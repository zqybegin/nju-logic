==> flow/design.v <==
module bcd7seg (
    input  [2:0] b,
    output [7:0] h
);
    wire [7:0] segs[7:0];
    assign segs[0] = 8'b11111101;
    assign segs[1] = 8'b01100000;
    assign segs[2] = 8'b11011010;
    assign segs[3] = 8'b11110010;
    assign segs[4] = 8'b01100110;
    assign segs[5] = 8'b10110110;
    assign segs[6] = 8'b10111110;
    assign segs[7] = 8'b11100000;
    assign h = ~segs[b];
endmodule
module random(
    input            clk,
    input            rst,
    input            en,
    input      [7:0] in,
    output reg [7:0] out,
    output     [15:0]hex
);
    reg [7:0] count;
    reg [15:0]ramc;
    always@(posedge clk)begin
        if(en) begin
            out <= in;
            count <= 0;
        end else begin
            out   <= (count != 8'd255)? {ramc[15]^ramc[7]^ramc[0]^out[7]^out[4]^out[1]^out[0],out[7:1]}:out;
            count <= (count != 8'd255)? count + 1:count;
        end
    end
    always@(posedge clk)begin
        if(rst) ramc <= 0;
        else    ramc <= ramc + 1;
    end
    bcd7seg U_bcd7seg_1(
        .b(out[3:0]),
        .h(hex[7:0])
    );
    bcd7seg U_bcd7seg_2(
        .b(out[7:4]),
        .h(hex[15:8])
    );
endmodule
### From RTL to reports: random

What the tools print for random, step after step.
Lines are those of the file above, counted from 1.
Library cell names are shortened.
The mark -- stands for no value.

| set-up | value |
|---|---|
| top module | random |
| clock input | clk |
| cell library | sky130hd |
| timing corner | tt_025C_1v80 |

### Word level

Yosys after proc, flatten, opt, wreduce and memory -nomap, before mapping. Memory bits, and registers merged into a memory's read port (data or address), are not among the register bits. Print and check cells are not counted. Equal cells are merged and count once.

| bit counts | value |
|---|---|
| RAM bits | 0 |
| bits in read-only memories | 0 |
| input bits | 11 |
| latch bits | 0 |
| flip-flop bits (word level) | 32 |
| cells after elaboration | 35 |
| memories | 0 |
| clocked read ports x word width | 0 |

| operators by class | value |
|---|---|
| div/mod/pow operators | 0 |
| bitwise gates (word level) | 8 |
| reductions and logical operators | 3 |
| add/sub/neg operators | 2 |
| equality and inequality tests | 15 |
| multiply operators | 0 |
| magnitude comparators | 0 |
| shift operators | 0 |
| multiplexer cells | 4 |

Operators by type and width:

| cell | number |
|---|---|
| 8-bit parallel mux with 8-bit select | 2 |
| 3-bit == test (second input constant) | 8 |
| 16-bit by 1-bit adder with 16-bit output (second input constant) | 1 |
| 8-bit inverter | 2 |
| 8-bit two-way mux | 2 |
| 3-bit by 2-bit == test with 1-bit output (second input constant) | 4 |
| 8-bit by 1-bit adder with 8-bit output (second input constant) | 1 |
| 8-bit != test (second input constant) | 1 |
| 1-bit XOR | 6 |
| 3-bit by 1-bit == test with 1-bit output (second input constant) | 2 |
| 3-bit zero test | 2 |
| 2-bit nonzero test | 1 |

### Depth

Depth = most cells in a row (Yosys ltp): at word level without a register or memory, in the mapped netlist without a sequential cell, where the memories' decode and read muxes count.

| depth | value |
|---|---|
| depth in word-level cells | 8 |
| ABC_AREA | 0 |
| gate-level depth with buffers | 6 |
| mapped depth without buffers | 5 |

### Netlist

Yosys stat after the flow's synthesis: flattened, memories mapped to cells. It holds for the ABC_AREA given above (unset counts as 0); a run with the other value may have another netlist.

Cell types:

| cell type | number | area in all (um^2) |
|---|---|---|
| dfxtp_1 | 24 | 480.461 |
| edfxtp_1 | 8 | 240.23 |
| xnor2_1 | 11 | 96.342 |
| xor2_1 | 9 | 78.826 |
| mux2_2 | 6 | 67.565 |
| nor2_1 | 16 | 60.058 |
| nand3_1 | 11 | 55.053 |
| nand2b_1 | 6 | 37.536 |
| o21ai_0 | 7 | 35.034 |
| and3_1 | 5 | 31.28 |
| nand2_1 | 8 | 30.029 |
| a21oi_1 | 5 | 25.024 |
| a31oi_1 | 4 | 25.024 |
| ha_1 | 2 | 25.024 |
| nor3_1 | 5 | 25.024 |
| or3_1 | 4 | 25.024 |
| clkbuf_1 | 6 | 22.522 |
| nand4_4 | 1 | 21.27 |

Not listed: further types 22, cells in them 33.

| synthesis totals | value |
|---|---|
| sequential part of the area | 720.7 um^2 |
| chip area (Yosys) | 1637.8 um^2 |
| flip-flops | 32 |
| cells in the netlist | 171 |

By module: a second synthesis without flattening, with its own total; a netlist apart from the flattened one above.

| second synthesis, totals | value |
|---|---|
| cell total of the unflattened synthesis | 168 |
| area total of the unflattened synthesis | 1619.1 um^2 |

Each row is one instance without its submodules.

By module:

| module | cells | area (um^2) | times used |
|---|---|---|---|
| random | 140 | 1433.9 | 1 |
| bcd7seg | 14 | 92.6 | 2 |

### Worst setup path after synthesis

Source: OpenSTA report_checks on the synthesized netlist (no wires, ideal clock, input and output delay 20% of the period each), path of least setup slack; recovery checks are left aside. Register names are those of the netlist, which keeps one name where synthesis merged equal registers.

| path post-synthesis | value |
|---|---|
| path type | flip-flop to output port |
| start point | reg out[4] |
| end point | out hex[12] |
| external output delay | 0.390 ns |
| buffers on the path | 1 |
| time at the first pin | 0.000 ns |
| stages | 5 |
| arrival | 1.243 ns |
| period | 1.95 ns |
| path slack | 0.317 ns |
| path delay | 1.243 ns |
| period reached after synthesis | 1.633 ns |

"path delay" is the arrival time less input delay plus setup time.
At an output port there is no setup time.
"stages" counts driving pins, that of a launching flip-flop among them; a cell with two outputs on the path counts twice.
"period reached after synthesis" is the clock period less the worst setup slack; recovery checks do not enter. This is arithmetic on one report: input and output delays are still those of the set period (20% each).
Between the ends stands the longest chain of elaborated cells between them, by number of cells; it is not shown to be the way that was timed. Of several equally long chains one is given.
Each line given opens the expression or statement behind the cell; cells for indexed reads and writes are added by Yosys, which also makes memories of some case tables.

| between the ends, post-synthesis | value |
|---|---|
| path through | edfxtp_1 -> clkbuf_1 -> nand2b_1 -> a21oi_1 -> nand2b_1 |
| cells in the longest elaborated chain | 3 |
| elaborated cells between the ends (all ways) | 10 |
| RTL lines with such cells | 1 |

RTL lines, path post-synthesis:

| item | RTL line | source |
|---|---|---|
| from (decl) | 21 | `output reg [7:0] out,` |
| from (assign) | 28 | `out <= in;` |
| from (assign) | 31 | `out   <= (count != 8'd255)? {ramc[15]^ramc[7]^ramc[0]^out[7]^out[4]^out[1]^out[0],out[7:1]}:out;` |
| 3-bit == test | 14 | `assign h = ~segs[b];` |
| 8-bit parallel mux with 8-bit select | 14 |  |
| 8-bit inverter | 14 |  |
| to (decl) | 22 | `output     [15:0]hex` |

### Timing after layout

From the final timing report of flow run 2: the path of least setup slack in the routed layout; clock arrival at registers is part of the times.

| path post-layout | value |
|---|---|
| path type | flip-flop to output port |
| start point | reg out[4] |
| end point | out hex[12] |
| period | 2.8 ns |
| arrival | 2.07 ns |
| stages | 6 |
| external output delay | 0.56 ns |
| time at the first pin | 0.35 ns |
| path slack | 0.17 ns |
| buffers on the path | 2 |

Between the ends stands the longest chain of elaborated cells between them, by number of cells; it is not shown to be the way that was timed. Of several equally long chains one is given.

| between the ends, post-layout | value |
|---|---|
| path through | edfxtp_1 -> clkbuf_1 -> nand2b_1 -> a21oi_1 -> nand2b_1 -> clkdlybuf4s50_1 |
| cells in the longest elaborated chain | 3 |
| elaborated cells between the ends (all ways) | 10 |
| RTL lines with such cells | 1 |

RTL lines, path post-layout:

| item | RTL line | source |
|---|---|---|
| from (decl) | 21 | `output reg [7:0] out,` |
| from (assign) | 28 | `out <= in;` |
| from (assign) | 31 | `out   <= (count != 8'd255)? {ramc[15]^ramc[7]^ramc[0]^out[7]^out[4]^out[1]^out[0],out[7:1]}:out;` |
| 3-bit == test | 14 | `assign h = ~segs[b];` |
| 8-bit parallel mux with 8-bit select | 14 |  |
| 8-bit inverter | 14 |  |
| to (decl) | 22 | `output     [15:0]hex` |

Data sheet: physical implementation of random

random through Yosys and OpenROAD on sky130hd: 2 stored runs, unordered, with their settings and measured results. The constraints put input and output delay at 20% of the set period each and load the outputs with 0.01 pF.
"period achieved" is the run's clock period less its worst setup slack. It is reckoned from that one timing run; input and output delays stay at 20% of the period that was set.
"time on the worst setup path" is the time allowed to the run's worst setup path (the clock period less input and output delay, where it has them) less its slack. Clock arrival times count: a late capture clock shortens it, a late launch clock lengthens it.
By "total design power" is meant OpenSTA's value without simulated activity: inputs other than the clock are taken to toggle once in ten clock periods, and the tool carries that through the logic.

#### Flow run 1

| setting | value |
|---|---|
| period_ns | `3.14` |
| CORE_UTILIZATION | `59` |
| PLACE_DENSITY | `0.47` |
| CORE_ASPECT_RATIO | `1.85` |
| CELL_PAD_IN_SITES_GLOBAL_PLACEMENT | `3` |
| CELL_PAD_IN_SITES_DETAIL_PLACEMENT | `0` |
| TNS_END_PERCENT | `90` |
| GPL_TIMING_DRIVEN | `0` |
| CTS_CLUSTER_SIZE | `77` |
| SLEW_MARGIN | `10` |
| MIN_ROUTING_LAYER | `met1` |
| MAX_ROUTING_LAYER | `met5` |
| CAP_MARGIN | `20` |
| CORE_MARGIN | `2` |

Stopped before the end: placement reported GPL-0301.

#### Flow run 2

| setting | value |
|---|---|
| period_ns | `2.8` |
| CORE_UTILIZATION | `68` |
| PLACE_DENSITY_LB_ADDON | `0.29` |
| CORE_ASPECT_RATIO | `1.18` |
| GPL_TIMING_DRIVEN | `0` |
| CTS_CLUSTER_DIAMETER | `179` |
| CAP_MARGIN | `20` |
| CORE_MARGIN | `2` |
| SLEW_MARGIN | `20` |

| result | value |
|---|---|
| time on the worst setup path | 2.07 ns |
| worst path kind | flip-flop to output port |
| standard-cell area after layout | 2045.7 um^2 |
| full die area | 2818.5 um^2 |
| period achieved | 2.632 ns |
| worst hold slack in the final report | 0.503 ns |
| total design power | 1071 µW |
| synthesis area | 1637.8 um^2 |
| worst slack on setup checks | 0.168 ns |

==> flow/design.v <==
module ps2_keyboard(
    input clk,clrn,ps2_clk,ps2_data,
    input nextdata_n,
    output [7:0] data,
    output reg ready,
    output reg overflow      
    );
    reg [9:0] buffer;         
    reg [7:0] fifo[7:0];      
    reg [2:0] w_ptr,r_ptr;    
    reg [3:0] count;          
    reg [2:0] ps2_clk_sync;
    always @(posedge clk) begin
        ps2_clk_sync <=  {ps2_clk_sync[1:0],ps2_clk};
    end
    wire sampling = ps2_clk_sync[2] & ~ps2_clk_sync[1];
    always @(posedge clk) begin
        if (clrn == 0) begin  
            count <= 0; w_ptr <= 0; r_ptr <= 0; overflow <= 0; ready<= 0;
        end
        else begin
            if (sampling) begin
                if (count == 4'd10) begin
                    if ((buffer[0] == 0) && (ps2_data) && (^buffer[9:1])) begin
                        fifo[w_ptr] <= buffer[8:1];   
                        w_ptr <= w_ptr+3'b1;
                        ready <= 1'b1;
                        overflow <= overflow |
                                    (r_ptr == (w_ptr + 3'b1));  
                    end
                    count <= 0;      
                end else begin
                    buffer[count] <= ps2_data;   
                    count <= count + 3'b1;
                end
            end
            if ( ready ) begin  
                if(nextdata_n == 1'b0) begin
                    r_ptr <= r_ptr + 3'b1;
                    if(w_ptr==(r_ptr+1'b1))  
                        ready <= 1'b0;
                end
            end
        end
    end
    assign data = fifo[r_ptr];  
endmodule
# Tool chain data of ps2_keyboard
# The steps from the RTL of ps2_keyboard to its reports follow in flow order.
# Line numbers count from 1 in the design file above.
# Operators: Yosys type, input widths -> output width; for muxes data width and select width s.
# Cell names lack the library's common part.
# The mark n/a stands for no value.
# design
design,ps2_keyboard
clk_port,clk
cell_library,sky130hd
corner,tt_025C_1v80

# After elaboration
# Yosys after proc, flatten, opt, wreduce and memory -nomap, before mapping. Print and check cells are not counted.
# Memory sizes are those after Yosys's memory passes, which may raise the word count (mostly to a power of two), join words into wider ones and drop unused or constant bits.
# bits
inputBits,5
output_inout_bits,10
n_memories,1
ramBits,64
wordCells,54
clocked_rd_ports_x_width,8
regBits,25
# op_classes
equal,3
logic,9
reduce_logical,6
n_shift,2
n_mux,21
n_addsub,5
# memory_table
memory,size,width,rd,write_ports,line,rtl
fifo,8,8,1,1,9,reg [7:0] fifo[7:0];
# ops
operator,n
$mux 8,4
$mux 3,6
$shift 1x5->10,1
$shift 1x5->10 const A,1
$and 10x10->10,1
$or 10x10->10,1
$not 10->10,1
$mux 1,10
$add 3x1->3 const B,3
$reduce_xor 9->1,1
$eq 3x3->1,2
$reduce_and 3->1,2
$neg 4->5,1
$not 1->1,4
$add 4x1->4 const B,1
$eq 4x4->1 const B,1
$mux 4,1
$logic_and 1x1->1,2
$reduce_and 2->1,1
$and 1x1->1,1
$or 1x1->1,1

# Longest topological paths
# Depth = most cells in a row (Yosys ltp): at word level without a register or memory, in the mapped netlist without a sequential cell, where the memories' decode and read muxes count.
# logic_depth
word_depth,9
abc_area,0
mapped_depth,7
depth_no_buf,7

# After synthesis
# Yosys stat after the flow's synthesis: flattened, memories mapped to cells. It holds for the ABC_AREA given above (unset counts as 0); a run with the other value may have another netlist.
# mapped
mapped_area_mm2,0.0039313
sequential_area_mm2,0.0025825
mapped_cells,248
flip_flops,92
# by_type
type,n,type_area_um2
edfxtp_1,74,2.22E+03
dfxtp_1,18,360.346
mux4_2,16,360.346
mux2_2,11,123.869
ha_1,7,87.584
nand2_1,21,78.826
xor2_1,9,78.826
a22o_1,6,52.55
xnor2_1,6,52.55
nor2_1,11,41.29
mux2i_1,4,40.038
nand3b_1,4,30.029
a21oi_1,5,25.024
nor2b_1,4,25.024
nor3_1,5,25.024
nor4_1,4,25.024
nor4b_4,1,23.773
xnor3_2,1,23.773
# Not listed: further types 23, cells in them 41.

# Timing after synthesis
# Source: OpenSTA report_checks on the synthesized netlist (no wires, ideal clock, input and output delay 20% of the period each), path of least setup slack; recovery checks are left aside. Register names are those of the netlist, which keeps one name where synthesis merged equal registers.
# synth_path
path_kind,register -> register
from,reg buffer[5]
to,mem fifo[0][0]
path_slack_ns,2.277
t_first_pin_ns,0.000
t_required_ns,4.655
arrival_time_ns,2.379
period_ns,5.05
path_delay_ns,2.774
setup_time_ns,0.395
driving_pins,6
period_less_setup_slack_ns,2.773
# "path_delay_ns" is the arrival time less input delay plus setup time.
# "driving_pins" counts driving pins, that of a launching flip-flop among them; a cell with two outputs on the path counts twice.
# "period_less_setup_slack_ns" = period - worst setup slack (recovery checks aside). The figure is calculated, with input and output delays left at 20% of the set period.
# The rows between start and end are the longest chain of elaborated cells between them; the timing report does not say that the signal goes this way. Where chains are equally long, one stands for them.
# Each line given opens the expression or statement behind the cell; cells for indexed reads and writes are added by Yosys, which also makes memories of some case tables.
# The path ends at the enable pin of a flip-flop; only ways to that pin are counted.
# synth_between
path_cell_list,edfxtp_1 -> xor2_1 -> xnor3_2 -> xor2_2 -> nand2_4 -> nor4_1
elab_chain_cells,6
cells_between,10
cone_lines,4
# synth_lines
item,line,rtl
from (decl),8,reg [9:0] buffer;
from (assign),33,buffer[count] <= ps2_data;
$reduce_xor 9->1,24,if ((buffer[0] == 0) && (ps2_data) && (^buffer[9:1])) begin
$logic_and 1x1->1,24,
$mux 3,24,
$mux 3,23,if (count == 4'd10) begin
$mux 3,22,if (sampling) begin
$mux 3,18,if (clrn == 0) begin
to (decl),9,reg [7:0] fifo[7:0];

# Timing after layout
# Path of least setup slack in the final report of run A (OpenROAD, finished layout, wires in). Where an end is a register, its clock arrival counts in the times.
# layout_path
path_kind,register -> output
from,reg (no name shown)
to,out data[1]
t_first_pin_ns,0.35
driving_pins,4
path_slack_ns,0.89
t_required_ns,3.25
period_ns,4.06
out_delay_ns,0.81
arrival_time_ns,2.36
# layout_between
path_cell_list,dfxtp_1 -> mux4_2 -> mux2_2 -> clkdlybuf4s50_1
# layout_lines
item,line,rtl
to (decl),4,"output [7:0] data,"
# No chain of elaborated cells between the ends is given.

# Below are 2 stored runs of the flow (Yosys, OpenROAD; platform sky130hd) on ps2_keyboard, each with its settings and what was measured, unordered. Constraints: input delay and output delay 20% of the set period each, output load 0.01 pF.
# "total_power_uw" rests on the timing tool's default activity at the inputs, not on a simulated workload.
# A setting shown as - is not set for that run.
# Among the results, - means that no value is shown for the run.
run name,period_ns,CAP_MARGIN,CORE_MARGIN,CORE_UTILIZATION,SLEW_MARGIN,SETUP_SLACK_MARGIN,PLACE_DENSITY,CORE_ASPECT_RATIO,CELL_PAD_IN_SITES_DETAIL_PLACEMENT,CTS_CLUSTER_SIZE,MAX_ROUTING_LAYER,worstSetupSlack_ns,total_power_uw,post_synth_area_mm2,total_die_area_mm2,stdcell_area_mm2,timing.hold.ws_ns
run A,4.06,20,2,40,20,-,-,-,-,-,-,0.886,1691,0.0039313,0.0106368,0.0044655,0.334
run B,1.82,20,9,68,20,0.38,0.5,1.39,0,46,met4,-,-,-,-,-,-
# Run B: did not finish, routing stopped with DPL-0033
